==> flow/design.v <==
`timescale 1ns / 1ps
module Uart(
	input Clk,
	input Rstn,
	input SerDataIn,
	output reg [8:0] PalDataOut,
	output PalDataOutValid,
	input [7:0] PalDataIn,
	input PalDataInEn,
	output PalDataInPermit,
	output reg SerDataOut
	);
	reg SerDataInSync1,SerDataInSync2,SerDataInSync3;
	reg Parity;
	reg [2:0] RxState;
	reg [1:0] GateClkCnt;
	reg GateClk;
	reg [3:0] RxSampleCnt;
	reg [3:0] RxBitCnt;
	reg [3:0] TxState;
	reg [3:0] TxBitExtCnt;
	reg [7:0] PalDataTemp;
	reg [2:0] TxBitCnt;
	reg TxBusy;
	reg PalDataOutValidReg;
	localparam StRxIdle=3'd0;
	localparam StRxStartCheck=3'd1;
	localparam StRxBit=3'd2;
	localparam StRxGap=3'd3;
	localparam StRxStp=3'd4;
	localparam StTxIdle=3'd0;
	localparam StTxStartBit=3'd1;
	localparam StTxBit=3'd2;
	localparam StTxParity=3'd3;
	localparam StTxStpBit=3'd4;
	localparam StTxIntervl=3'd5;
	reg	[1:0] nGateClkCnt;
	reg nGateClk;
	always@(posedge Clk or negedge Rstn)begin
		if(!Rstn)begin
			GateClkCnt<=2'd0;
			GateClk<=1'd0;
		end
		else begin
			GateClkCnt<=nGateClkCnt;
			GateClk<=nGateClk;
		end
	end
	always@(*)begin
		if(GateClkCnt>=2'd2)begin
			nGateClkCnt=2'd0;
			nGateClk=1'd1;
		end
		else begin
			nGateClkCnt=GateClkCnt+1'd1;
			nGateClk=1'd0;
		end
	end
	reg nSerDataInSync1;
	reg nSerDataInSync2;
	reg nSerDataInSync3;
	always@(posedge Clk or negedge Rstn)begin
		if(!Rstn)begin
			SerDataInSync1<=1'b1;
			SerDataInSync2<=1'b1;
			SerDataInSync3<=1'b1;
		end
		else begin
			SerDataInSync1<=nSerDataInSync1;
			SerDataInSync2<=nSerDataInSync2;
			SerDataInSync3<=nSerDataInSync3;
		end
	end
	always@(*)begin
		nSerDataInSync1=SerDataIn;
		nSerDataInSync2=SerDataInSync1;
		nSerDataInSync3=SerDataInSync2;
	end
	reg [2:0] nRxState;
	reg [3:0] nRxSampleCnt;
	reg [3:0] nRxBitCnt;
	reg [8:0] nPalDataOut;
	reg nPalDataOutValidReg;
	always@(posedge Clk or negedge Rstn)begin
		if(!Rstn)begin
			RxState<=3'd0;
			RxSampleCnt<=4'd0;
			RxBitCnt<=4'd0;
			PalDataOut<=9'd0;
			PalDataOutValidReg<=1'b0;					
		end
		else begin
			RxState<=nRxState;
			RxSampleCnt<=nRxSampleCnt;
			RxBitCnt<=nRxBitCnt;
			PalDataOut<=nPalDataOut;
			PalDataOutValidReg<=nPalDataOutValidReg;	
		end
	end
	task task_default_rx;
		begin
			nRxState=RxState;
			nRxSampleCnt=RxSampleCnt;
			nRxBitCnt=RxBitCnt;
			nPalDataOut=PalDataOut;
			nPalDataOutValidReg=PalDataOutValidReg;	
		end
	endtask
	always@(*)begin
		task_default_rx;
		if(GateClk)begin
			case(RxState)
				StRxIdle:begin
					if(SerDataInSync3==1'b0)begin
						nRxState=StRxStartCheck;
						nRxSampleCnt=4'd0;
					end
					else begin
						nRxState=StRxIdle;
						nRxSampleCnt=4'd0;
					end
					nPalDataOutValidReg=1'b0;
					nRxBitCnt=4'd0;
					nPalDataOut=9'd0;
					end					
				StRxStartCheck:begin
					if(RxSampleCnt==4'd7)begin
						if(SerDataInSync3==1'b1)begin
							nRxState=StRxIdle;
							end
						else begin
							nRxState=StRxBit;
							end
						nRxSampleCnt=4'd0;
						end	
					else begin						
						nRxSampleCnt=RxSampleCnt+4'd1;
						nRxState=StRxStartCheck;		 
					end		
					nRxBitCnt=4'd0;
					nPalDataOut=9'd0;
					nPalDataOutValidReg=1'b0;
					end	
				StRxBit:begin
					if(RxSampleCnt==4'd15)begin
						if(RxBitCnt<=4'd7)begin
							nPalDataOut={SerDataInSync3,PalDataOut[8:1]};
							nRxBitCnt=RxBitCnt+4'd1;
							nRxState=StRxBit;
						end
						else begin 
							nPalDataOut={SerDataInSync3,PalDataOut[8:1]};
							nRxBitCnt=4'd0;
							nRxState=StRxGap;							
							end
						end
					nRxSampleCnt=RxSampleCnt+4'd1;
					nPalDataOutValidReg=1'b0;
					end		
				StRxGap:begin
					if(RxSampleCnt>=4'd0)begin
						nRxState=StRxStp;
						nRxSampleCnt=4'd0;
						end
					else begin
						nRxState=StRxGap;		 
						nRxSampleCnt=RxSampleCnt+4'd1;
					end
					nRxBitCnt=4'd0;
					nPalDataOutValidReg=1'b0;
					end	
				StRxStp:begin
					if(RxSampleCnt>=4'd15)begin	
						nRxState=StRxIdle;
						nPalDataOutValidReg=1'b1;
					end
					else begin				 
						nRxState=StRxStp;
						nPalDataOutValidReg=1'b0;
					end
					nRxSampleCnt=RxSampleCnt+4'd1;
					nRxBitCnt=9'd0;
					end
				default:begin
					nRxState=StRxIdle;
					nRxSampleCnt=4'd0;
					nRxBitCnt=4'd0;
					nPalDataOut=9'd0;
					nPalDataOutValidReg=1'b0;					
					end
				endcase
		end
	end
	reg [3:0]	nTxState;
	reg [3:0]	nTxBitExtCnt;
	reg [2:0]	nTxBitCnt;
	reg nSerDataOut;
	reg [7:0]	nPalDataTemp;
	reg nTxBusy;
	reg nParity;
	always@(posedge Clk or negedge Rstn)begin
		if(!Rstn)begin
				TxState<=4'd0;
				TxBitExtCnt<=4'd0;
				TxBitCnt<=3'd0;
				SerDataOut<=1'b1;
				PalDataTemp<=8'd0;
				TxBusy<=1'b0;
				Parity<=1'b0;
		end
		else begin
				TxState<=nTxState;
				TxBitExtCnt<=nTxBitExtCnt;
				TxBitCnt<=nTxBitCnt;
				SerDataOut<=nSerDataOut;
				PalDataTemp<=nPalDataTemp;
				TxBusy<=nTxBusy;
				Parity<=nParity;
		end
	end
	task task_default_tx;
	begin
		nTxState=TxState;
		nTxBitExtCnt=TxBitExtCnt;
		nTxBitCnt=TxBitCnt;
		nSerDataOut=SerDataOut;
		nPalDataTemp=PalDataTemp;
		nTxBusy=TxBusy;
		nParity=Parity;
	end
	endtask
		always@(*)begin
			task_default_tx;
			if(GateClk) begin
				case(TxState)
					StTxIdle:begin
						if(PalDataInEn==1'b1)begin
							nTxState=StTxStartBit;
							nTxBusy=1'b1;
							nParity=~^PalDataIn;
							nPalDataTemp=PalDataIn;
							nSerDataOut=1'b0;	
						end
						end	
					StTxStartBit:begin
						if(TxBitExtCnt==4'd15)begin
							{nPalDataTemp[6:0],nSerDataOut}=PalDataTemp[7:0];
							nTxState=StTxBit;
							end
						nTxBitExtCnt=TxBitExtCnt+4'd1;																
						end							
					StTxBit:begin
						if(TxBitExtCnt==4'd15)begin
							if(TxBitCnt<=3'd6)begin
								{nPalDataTemp[6:0],nSerDataOut}=PalDataTemp[7:0];
								nTxBitCnt=TxBitCnt+3'd1;
								end
							else begin
								nTxBitCnt=3'd0;
								nSerDataOut=Parity;
								nTxState=StTxParity; 
								end										
							end
						nTxBitExtCnt=TxBitExtCnt+4'd1;								
						end
					StTxParity:begin
						if(TxBitExtCnt==4'd15)begin
							nSerDataOut=1'b1;
							nTxState=StTxStpBit;										
							end
						nTxBitExtCnt=TxBitExtCnt+4'd1;								
						end
					StTxStpBit:begin
						if(TxBitExtCnt==4'd15)begin
							nTxState=StTxIntervl;										
							end
						nTxBitExtCnt=TxBitExtCnt+4'd1;	
						end
					StTxIntervl:begin
						if(TxBitExtCnt==4'd15)begin
							if(TxBitCnt<=3'd4)begin
								nTxBitCnt=TxBitCnt+3'd1;
								end
							else begin
								nTxBitCnt=3'd0;
								nTxBusy=1'b0;
								nTxState=StTxIdle;
								end										
							end
						nTxBitExtCnt=TxBitExtCnt+4'd1;
						end
					default:begin
						nTxState=4'd0;
						nTxBitExtCnt=4'd0;
						nTxBitCnt=3'd0;
						nSerDataOut=1'b1;
						nPalDataTemp=8'd0;
						nTxBusy=1'b0;
						nParity=1'b0;
						end
					endcase
				end				
			end
		assign PalDataOutValid=GateClk&PalDataOutValidReg;
		assign PalDataInPermit=GateClk&(~TxBusy);
endmodule		
Step by step through the tools: Uart
Tool output for the design above, in the order of the flow.
Lines are those of the file above, counted from 1.
{"block": "setup", "top_module": "Uart", "clk_port": "Clk", "cell_library": "sky130hd", "corner": "tt_025C_1v80"}

After elaboration
Yosys after proc, flatten, opt, wreduce and memory -nomap, before mapping. Memory bits, and registers merged into a memory's read port (data or address), are not among the register bits. Print and check cells are not counted. Equal cells are merged and count once.
{"block": "word_totals", "wordCells": 133, "ff_bits": 49, "inputBits": 12}
{"block": "op_classes", "n_mux": 53, "reduce_logical": 19, "cmp": 6, "n_logic": 10, "add_sub_neg": 5, "eq_ne": 22}
{"block": "ops", "op": "2-to-1 mux 4 bit", "n": 13}
{"block": "ops", "op": "case mux 7 bit (select 4 bit)", "n": 1}
{"block": "ops", "op": "case mux 4 bit (select 6 bit)", "n": 1}
{"block": "ops", "op": "2-to-1 mux 7 bit", "n": 3}
{"block": "ops", "op": "2-to-1 mux 3 bit", "n": 7}
{"block": "ops", "op": "!= test 2 bit (second input constant)", "n": 10}
{"block": "ops", "op": "case mux 9 bit (select 2 bit)", "n": 1}
{"block": "ops", "op": "case mux 3 bit (select 5 bit)", "n": 1}
{"block": "ops", "op": "2-to-1 mux 1 bit", "n": 14}
{"block": "ops", "op": "adder 4 x 1 -> 4 bit (second input constant)", "n": 3}
{"block": "ops", "op": "equality test 4 x 3 -> 1 bit (second input constant)", "n": 3}
{"block": "ops", "op": "AND reduction 6 bit", "n": 2}
{"block": "ops", "op": "case mux 4 bit (select 3 bit)", "n": 1}
{"block": "ops", "op": "AND reduction 9 bit", "n": 1}
{"block": "ops", "op": "case mux 3 bit (select 3 bit)", "n": 1}
{"block": "ops", "op": "2-to-1 mux 9 bit", "n": 1}
{"block": "ops", "op": "NOT 1 bit", "n": 8}
{"block": "ops", "op": "equality test 4 x 2 -> 1 bit (second input constant)", "n": 2}
{"block": "ops", "op": "equality test 4 bit (second input constant)", "n": 2}
{"block": "ops", "op": "OR reduction 4 bit", "n": 2}
{"block": "ops", "op": "XNOR reduction 8 bit", "n": 1}
{"block": "ops", "op": "case mux 4 bit (select 2 bit)", "n": 1}
{"block": "ops", "op": "2-to-1 mux 8 bit", "n": 1}
{"block": "ops", "op": "OR reduction 2 bit", "n": 3}
{"block": "ops", "op": "equality test 3 x 2 -> 1 bit (second input constant)", "n": 2}
{"block": "ops", "op": "less-or-equal comparator 3 bit (second input constant)", "n": 2}
{"block": "ops", "op": "AND reduction 3 bit", "n": 2}
{"block": "ops", "op": "2-to-1 mux 2 bit", "n": 3}
Other operator kinds: 20; their cells: 23.

Depth
Yosys ltp: most cells in a row. Word level: on the elaborated netlist, between registers, memories and ports. Mapped: between sequential cells and ports; inverters and the memories' decode and read muxes count.
{"block": "depth", "ltp_word": 4, "abc_area": 0, "ltp_mapped": 7, "mapped_depth_nobuf": 6}

Mapped cells and area
Yosys stat after the flow's synthesis: flattened, memories mapped to cells. It holds for the ABC_AREA given above (unset counts as 0); a run with the other value may have another netlist.
{"block": "synth_totals", "seq_area_um2": 1333.8, "mapped_area_um2": 2558.7, "buf_cells": 10, "stdcells": 248, "ff_cells": 53}
{"block": "by_type", "type": "sky130_fd_sc_hd__dfrtp_1", "n": 47, "type_area_um2": 1.18E+03}
{"block": "by_type", "type": "sky130_fd_sc_hd__dfstp_2", "n": 6, "type_area_um2": 157.651}
{"block": "by_type", "type": "sky130_fd_sc_hd__nand2_1", "n": 39, "type_area_um2": 146.39}
{"block": "by_type", "type": "sky130_fd_sc_hd__o21ai_0", "n": 25, "type_area_um2": 125.12}
{"block": "by_type", "type": "sky130_fd_sc_hd__mux2_2", "n": 9, "type_area_um2": 101.347}
{"block": "by_type", "type": "sky130_fd_sc_hd__a22o_1", "n": 9, "type_area_um2": 78.826}
{"block": "by_type", "type": "sky130_fd_sc_hd__ha_1", "n": 5, "type_area_um2": 62.56}
{"block": "by_type", "type": "sky130_fd_sc_hd__inv_1", "n": 14, "type_area_um2": 52.55}
{"block": "by_type", "type": "sky130_fd_sc_hd__xnor2_1", "n": 6, "type_area_um2": 52.55}
{"block": "by_type", "type": "sky130_fd_sc_hd__o22ai_1", "n": 7, "type_area_um2": 43.792}
{"block": "by_type", "type": "sky130_fd_sc_hd__nand3_1", "n": 7, "type_area_um2": 35.034}
{"block": "by_type", "type": "sky130_fd_sc_hd__o2bb2ai_1", "n": 4, "type_area_um2": 35.034}
{"block": "by_type", "type": "sky130_fd_sc_hd__nand2b_1", "n": 5, "type_area_um2": 31.28}
{"block": "by_type", "type": "sky130_fd_sc_hd__a21oi_1", "n": 6, "type_area_um2": 30.029}
{"block": "by_type", "type": "sky130_fd_sc_hd__nor2b_1", "n": 4, "type_area_um2": 25.024}
{"block": "by_type", "type": "sky130_fd_sc_hd__nor3_1", "n": 5, "type_area_um2": 25.024}
{"block": "by_type", "type": "sky130_fd_sc_hd__nor4b_4", "n": 1, "type_area_um2": 23.773}
{"block": "by_type", "type": "sky130_fd_sc_hd__o31ai_1", "n": 3, "type_area_um2": 22.522}
Other cell types: 27; their cells: 46.

Timing after synthesis
Path of least setup slack by OpenSTA after synthesis, without wires, with an ideal clock, recovery checks aside; 20% of the period is set as input and as output delay. Where synthesis merged equal registers, the netlist keeps one of their names.
{"block": "synth_timing", "path_type": "reg2reg", "from": "reg TxBitExtCnt[0]", "to": "reg PalDataTemp[0]", "t_arrival_ns": 1.599, "tclk_ns": 3.18, "t_first_pin_ns": 0.000, "path_stages": 7, "required_time_ns": 3.055, "delay_ns": 1.724, "path_slack_ns": 1.456, "n_path_buf": 1, "synth_period_reached_ns": 1.724}
"delay_ns" is the arrival time less input delay plus setup time.
"path_stages" counts driving pins, that of a launching flip-flop among them; a cell with two outputs on the path counts twice.
"synth_period_reached_ns" = period - worst setup slack (recovery checks aside). The figure is calculated, with input and output delays left at 20% of the set period.
The rows between start and end are the longest chain of elaborated cells between them; the timing report does not say that the signal goes this way. Where chains are equally long, one stands for them.
A line is the first line of the expression or statement that the cell stems from. Yosys adds cells for indexed reads and writes and turns some case tables into memories.
{"block": "synth_between", "path_cell_list": "sky130_fd_sc_hd__dfrtp_1 sky130_fd_sc_hd__ha_1 sky130_fd_sc_hd__and3_1 sky130_fd_sc_hd__buf_6 sky130_fd_sc_hd__and2_4 sky130_fd_sc_hd__o211ai_4 sky130_fd_sc_hd__mux2_2", "elab_chain_cells": 3, "cone_cells": 7, "classes_between": "eq/ne: 3; mux: 3; reduce/logical: 1"}
{"block": "synth_lines", "element": "start: declaration", "line": 21, "rtl": "reg [3:0] TxBitExtCnt;"}
{"block": "synth_lines", "element": "start: assignment", "line": 204, "rtl": "TxBitExtCnt<=4'd0;"}
{"block": "synth_lines", "element": "start: assignment", "line": 213, "rtl": "TxBitExtCnt<=nTxBitExtCnt;"}
{"block": "synth_lines", "element": "equality test 4 bit", "line": 253, "rtl": "if(TxBitExtCnt==4'd15)begin"}
{"block": "synth_lines", "element": "2-to-1 mux 7 bit", "line": 253}
{"block": "synth_lines", "element": "case mux 7 bit (select 4 bit)", "line": 235, "rtl": "case(TxState)"}
{"block": "synth_lines", "element": "end: assignment", "line": 207, "rtl": "PalDataTemp<=8'd0;"}
{"block": "synth_lines", "element": "end: assignment", "line": 216, "rtl": "PalDataTemp<=nPalDataTemp;"}
{"block": "synth_lines", "element": "end: declaration", "line": 22, "rtl": "reg [7:0] PalDataTemp;"}

Worst path after layout
Path of least setup slack in the final report of job 1 (OpenROAD, finished layout, wires in). Where an end is a register, its clock arrival counts in the times.
{"block": "layout_timing", "path_type": "reg2reg", "from": "reg TxBitExtCnt[1]", "to": "reg PalDataTemp[2]", "t_arrival_ns": 1.94, "n_path_buf": 1, "tclk_ns": 1.59, "path_stages": 7, "required_time_ns": 1.79, "t_first_pin_ns": 0.31, "path_slack_ns": -0.15}
The rows between start and end are the longest chain of elaborated cells between them; the timing report does not say that the signal goes this way. Where chains are equally long, one stands for them.
{"block": "layout_between", "path_cell_list": "sky130_fd_sc_hd__dfrtp_1 sky130_fd_sc_hd__ha_2 sky130_fd_sc_hd__and3_4 sky130_fd_sc_hd__and2_4 sky130_fd_sc_hd__o211ai_4 sky130_fd_sc_hd__buf_12 sky130_fd_sc_hd__mux2_4", "elab_chain_cells": 3, "cone_cells": 7, "classes_between": "eq/ne: 3; mux: 3; reduce/logical: 1"}
{"block": "layout_lines", "element": "start: declaration", "line": 21, "rtl": "reg [3:0] TxBitExtCnt;"}
{"block": "layout_lines", "element": "start: assignment", "line": 204, "rtl": "TxBitExtCnt<=4'd0;"}
{"block": "layout_lines", "element": "start: assignment", "line": 213, "rtl": "TxBitExtCnt<=nTxBitExtCnt;"}
{"block": "layout_lines", "element": "equality test 4 bit", "line": 253, "rtl": "if(TxBitExtCnt==4'd15)begin"}
{"block": "layout_lines", "element": "2-to-1 mux 7 bit", "line": 253}
{"block": "layout_lines", "element": "case mux 7 bit (select 4 bit)", "line": 235, "rtl": "case(TxState)"}
{"block": "layout_lines", "element": "end: assignment", "line": 207, "rtl": "PalDataTemp<=8'd0;"}
{"block": "layout_lines", "element": "end: assignment", "line": 216, "rtl": "PalDataTemp<=nPalDataTemp;"}
{"block": "layout_lines", "element": "end: declaration", "line": 22, "rtl": "reg [7:0] PalDataTemp;"}

Lab notebook: Uart

Stored flow runs of Uart (2 of them; Yosys, OpenROAD, sky130hd). They differ in their settings and are not a sequence. Constraints: input delay and output delay 20% of the set period each, output load 0.01 pF.
"achieved_period_ns" means the clock period less the worst setup slack. The figure is calculated, with input and output delays left at 20% of the set period.
By "timing.worst_path_ns" is meant the share of the clock period that the worst setup path is allowed (20% is reserved at inputs, 20% at outputs), minus its slack. Clock arrival times at its registers enter into it.
"power_total_w" rests on the timing tool's default activity at the inputs, not on a simulated workload.

{"run": "job 1", "settings": { "period_ns": 1.59, "CORE_UTILIZATION": 33, "CORE_MARGIN": 10, "CELL_PAD_IN_SITES_DETAIL_PLACEMENT": 2, "TNS_END_PERCENT": 65, "ABC_AREA": 0, "CTS_CLUSTER_DIAMETER": 65, "MIN_ROUTING_LAYER": "met2", "MAX_ROUTING_LAYER": "met5", "CAP_MARGIN": 20, "SLEW_MARGIN": 20 }, "results": { "synthesis_area_um2": 2558.7, "stdcell_area_um2": 3562.2, "utilization_pct": 46.6, "timing.worst_path_ns": 1.74, "timing.worst_path_kind": "reg2reg", "total_negative_slack_ns": -1.364, "power_total_w": 0.00351, "timing.setup.ws_ns": -0.147, "final_hold_ws_ns": 0.361, "achieved_period_ns": 1.737, "design_die_area_um2": 11675.9 }}
{"run": "job 2", "settings": { "period_ns": 1.16, "CORE_UTILIZATION": 15, "SETUP_SLACK_MARGIN": 0.26, "PLACE_DENSITY_LB_ADDON": 0.13, "CELL_PAD_IN_SITES_GLOBAL_PLACEMENT": 2, "CELL_PAD_IN_SITES_DETAIL_PLACEMENT": 2, "TNS_END_PERCENT": 5, "GPL_ROUTABILITY_DRIVEN": 1, "CTS_CLUSTER_SIZE": 13, "MAX_ROUTING_LAYER": "met5", "CAP_MARGIN": 20, "CORE_MARGIN": 2, "SLEW_MARGIN": 20 }, "results": { "final_hold_ws_ns": 0.328, "utilization_pct": 23.7, "achieved_period_ns": 1.650, "stdcell_area_um2": 3948.8, "synthesis_area_um2": 2558.7, "design_die_area_um2": 18118.5, "timing.setup.ws_ns": -0.490, "timing.worst_path_ns": 1.65, "timing.worst_path_kind": "reg2reg", "total_negative_slack_ns": -8.950, "power_total_w": 0.005677 }}
